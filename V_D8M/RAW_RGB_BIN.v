==> flow/design.v <==
module RAW_RGB_BIN  (
input CLK , 
input RST_N , 
input [9:0] D0,
input [9:0] D1,
input X,
input Y,
output reg		[9:0]	R,
output reg		[9:0]	G, 
output reg		[9:0]	B,
output reg		rDVAL,
input DVAL
);
reg  [9:0]	rD0;
reg  [9:0]	rD1;
always@(posedge CLK or negedge RST_N)
begin
	if(!RST_N)
	begin
		R	<=	0;
		G	<=	0;
		B	<=	0;
		rD0<=	0;
		rD1<=	0;
		rDVAL	<=	0;
	end
	else
	begin
		rD0	<=	D0;
		rD1	<=	D1;
		rDVAL		<=	{Y |X }	?	1'b0	:	DVAL;
		if({Y ,X }     == 2'b10)
		begin
			R	<=	 D0;
			G	<=  (rD0+D1)/2;
			B	<=	 rD1;
		end	
		else if({Y ,X }== 2'b11)
		begin
			R	<=	rD0;
			G	<=	(D0+rD1)/2;
			B	<=	D1;
		end
		else if({Y ,X }== 2'b00)
		begin
			R	<=	D1;
			G	<=	(D0+rD1)/2;
			B	<=	rD0;
		end
		else if({Y ,X }== 2'b01)
		begin
			R	<=	rD1;
			G	<=	(rD0+D1)/2;
			B	<=	D0;
		end
	end
end
endmodule 
From RTL to reports: RAW_RGB_BIN:

What the tools print for RAW_RGB_BIN, step after step.
Lines are those of the file above, counted from 1.
Operators: Yosys type, input widths -> output width; for muxes data width and select width s.
Library cell names are shortened.
Not given: -

* top module: RAW_RGB_BIN
* clock: CLK
* cell library: sky130hd
* timing corner: tt_025C_1v80

Elaborated design:

Yosys after proc, flatten, opt, wreduce and memory -nomap, before mapping. Memory bits, and registers merged into a memory's read port (data or address), are not among the register bits. Print and check cells are not counted. Equal cells are merged and count once.

* word-level cells: 27
* output and inout port bits: 31
* bits of input ports: 25
* register bits after elaboration: 51

* bitwise operators: 1
* reductions and logical operators: 2
* equal/unequal tests: 3
* add/sub/neg operators: 2
* muxes and demuxes: 13

Operators with widths (count)
* $mux 10: 12
* $add 10x10->11: 2
* $eq 2x2->1 const B: 2
* $reduce_bool 4->1: 1
* $eq 2x1->1 const B: 1
* $logic_not 2->1: 1
* $or 1x1->1: 1
* $mux 1: 1

Logic depth:

Longest topological path by Yosys (ltp), each cell counted once; first at word level (registers and memories cut), then after technology mapping (sequential cells cut; the memories' decode and read muxes count).

* depth after elaboration: 5
* ABC_AREA: 0
* mapped depth: 7
* gate-level depth less buffers: 7

Netlist:

Source: synth_stat.txt of the flow (Yosys; design flattened, memories mapped). It holds for the ABC_AREA given above (unset counts as 0); a run with the other value may have another netlist.
The area totals of this step are shown rounded.

* mapped flip-flops: 51
* cells in the netlist: 217
* cell area after synthesis: 0.00278 mm²

Cell types (count)
* dfrtp_1: 51
* mux4_2: 20
* ha_1: 18
* a21oi_1: 14
* a211oi_1: 7
* nor2_1: 12
* xnor2_1: 5
* xor2_1: 5
* fa_1: 2
* o21a_1: 5
* buf_2: 7
* mux2i_1: 3
* o21ai_0: 6
* inv_1: 7
* nand2_1: 7
* nor3_1: 4
* nand4_1: 3
* a31o_2: 2

Not listed: further types 30, cells in them 39.

Worst setup path after synthesis:

OpenSTA on the mapped netlist: ideal clock, no wires. The path of least setup slack (recovery checks aside). Input and output delay are each 20% of the period. Register names are those of the netlist, which keeps one name where synthesis merged equal registers.

* kind: input to register
* from: input D1[2]
* to: register G[5]
* delay of the path: 1.481 ns
* stages: 6
* path slack: 0.079 ns
* data arrival time: 1.751 ns
* period: 1.95 ns
* data required time: 1.830 ns
* buffers on the path: 0
* input delay: 0.390 ns
* setup time: 0.120 ns
* synthesis period reached: 1.871 ns

"delay of the path" is the arrival time less input delay plus setup time.
"stages": output pins that drive a net of the path, with the launching flip-flop's if there is one; two outputs of one cell count as two.
"synthesis period reached" is the clock period less the worst setup slack; recovery checks do not enter. This is arithmetic on one report: input and output delays are still those of the set period (20% each).
Between the ends stands the longest chain of elaborated cells between them, by number of cells; it is not shown to be the way that was timed. Of several equally long chains one is given.
Each line given opens the expression or statement behind the cell; cells for indexed reads and writes are added by Yosys, which also makes memories of some case tables.
At most two assigning lines are given for a register; there are more.

* cells stage by stage: ha_1 > nor2b_4 > o31a_1 > o21a_1 > or3_1 > a31o_1
* cells in the longest elaborated chain: 5

RTL lines, path post-synthesis
* start: declaration: line 5 `input [9:0] D1,`
* $add 10x10->11: line 53 `G <= (rD0+D1)/2;`
* $mux 10: line 50 `else if({Y ,X }== 2'b01)`
* $mux 10: line 44 `else if({Y ,X }== 2'b00)`
* $mux 10: line 38 `else if({Y ,X }== 2'b11)`
* $mux 10: line 32 `if({Y ,X } == 2'b10)`
* end: assignment: line 35 `G <= (rD0+D1)/2;`
* end: assignment: line 41 `G <= (D0+rD1)/2;`
* end: declaration: line 9 `output reg [9:0] G,`

Timing after layout:

Path of least setup slack in the final report of job 1 (OpenROAD, finished layout, wires in). Where an end is a register, its clock arrival counts in the times.

* kind: input to register
* from: input D0[1]
* to: register G[7]
* period: 2.54 ns
* buffers on the path: 1
* setup time: 0.10 ns
* path slack: 0.13 ns
* input delay: 0.51 ns
* data required time: 2.75 ns
* stages: 8
* data arrival time: 2.62 ns

Between the ends stands the longest chain of elaborated cells between them, by number of cells; it is not shown to be the way that was timed. Of several equally long chains one is given.
At most two assigning lines are given for a register; there are more.

* cells stage by stage: clkdlybuf4s50_1 > inv_1 > fa_1 > nor2b_1 > o2111ai_1 > nand3_1 > a211oi_1 > a211oi_2
* cells in the longest elaborated chain: 4

RTL lines, path post-layout
* start: declaration: line 4 `input [9:0] D0,`
* $add 10x10->11: line 47 `G <= (D0+rD1)/2;`
* $mux 10: line 44 `else if({Y ,X }== 2'b00)`
* $mux 10: line 38 `else if({Y ,X }== 2'b11)`
* $mux 10: line 32 `if({Y ,X } == 2'b10)`
* end: assignment: line 35 `G <= (rD0+D1)/2;`
* end: assignment: line 41 `G <= (D0+rD1)/2;`
* end: declaration: line 9 `output reg [9:0] G,`

FLOW RESULTS
============

Below are 2 stored runs of the flow (Yosys, OpenROAD; platform sky130hd) on RAW_RGB_BIN, each with its settings and what was measured, unordered. Constraints: input delay and output delay 20% of the set period each, output load 0.01 pF.
"achieved period": clock period set for the run, less the worst setup slack. It is reckoned from that one timing run; input and output delays stay at 20% of the period that was set.
By "time of the worst setup path" is meant the share of the clock period that the worst setup path is allowed (20% is reserved at inputs, 20% at outputs), minus its slack. Clock arrival times at its registers enter into it.
"total power after layout" rests on the timing tool's default activity at the inputs, not on a simulated workload.
Values from the reports are rounded here.

### Job 1

Settings: `period_ns=2.54`, `CORE_UTILIZATION=25`, `SETUP_SLACK_MARGIN=0.0`, `PLACE_DENSITY_LB_ADDON=0.26`, `ABC_AREA=0`, `GPL_TIMING_DRIVEN=0`, `CTS_CLUSTER_SIZE=88`, `CTS_CLUSTER_DIAMETER=370`, `CAP_MARGIN=20`, `CORE_MARGIN=2`, `SLEW_MARGIN=20`

- Area of the synthesized netlist: 0.00278 mm²
- Full die area: 0.012 mm²
- Area of the standard cells in the finished layout: 0.0036 mm²
- Final design utilization: 33.2%
- Smallest setup slack: 0.126 ns
- Final setup TNS: 0.000 ns
- Total power after layout: 2.12 mW
- Achieved period: 2.414 ns
- Time of the worst setup path: 1.91 ns
- Class of the worst setup path: input to register

### Job 2

Settings: `period_ns=1.23`, `CORE_UTILIZATION=57`, `SETUP_SLACK_MARGIN=0.3`, `PLACE_DENSITY_LB_ADDON=0.09`, `CELL_PAD_IN_SITES_GLOBAL_PLACEMENT=3`, `CELL_PAD_IN_SITES_DETAIL_PLACEMENT=2`, `ABC_AREA=0`, `CTS_CLUSTER_SIZE=63`, `CTS_CLUSTER_DIAMETER=154`, `CAP_MARGIN=5`, `MIN_ROUTING_LAYER=met1`, `MAX_ROUTING_LAYER=met5`, `CORE_MARGIN=2`, `SLEW_MARGIN=20`

Did not finish, placement stopped with FLW-0024.
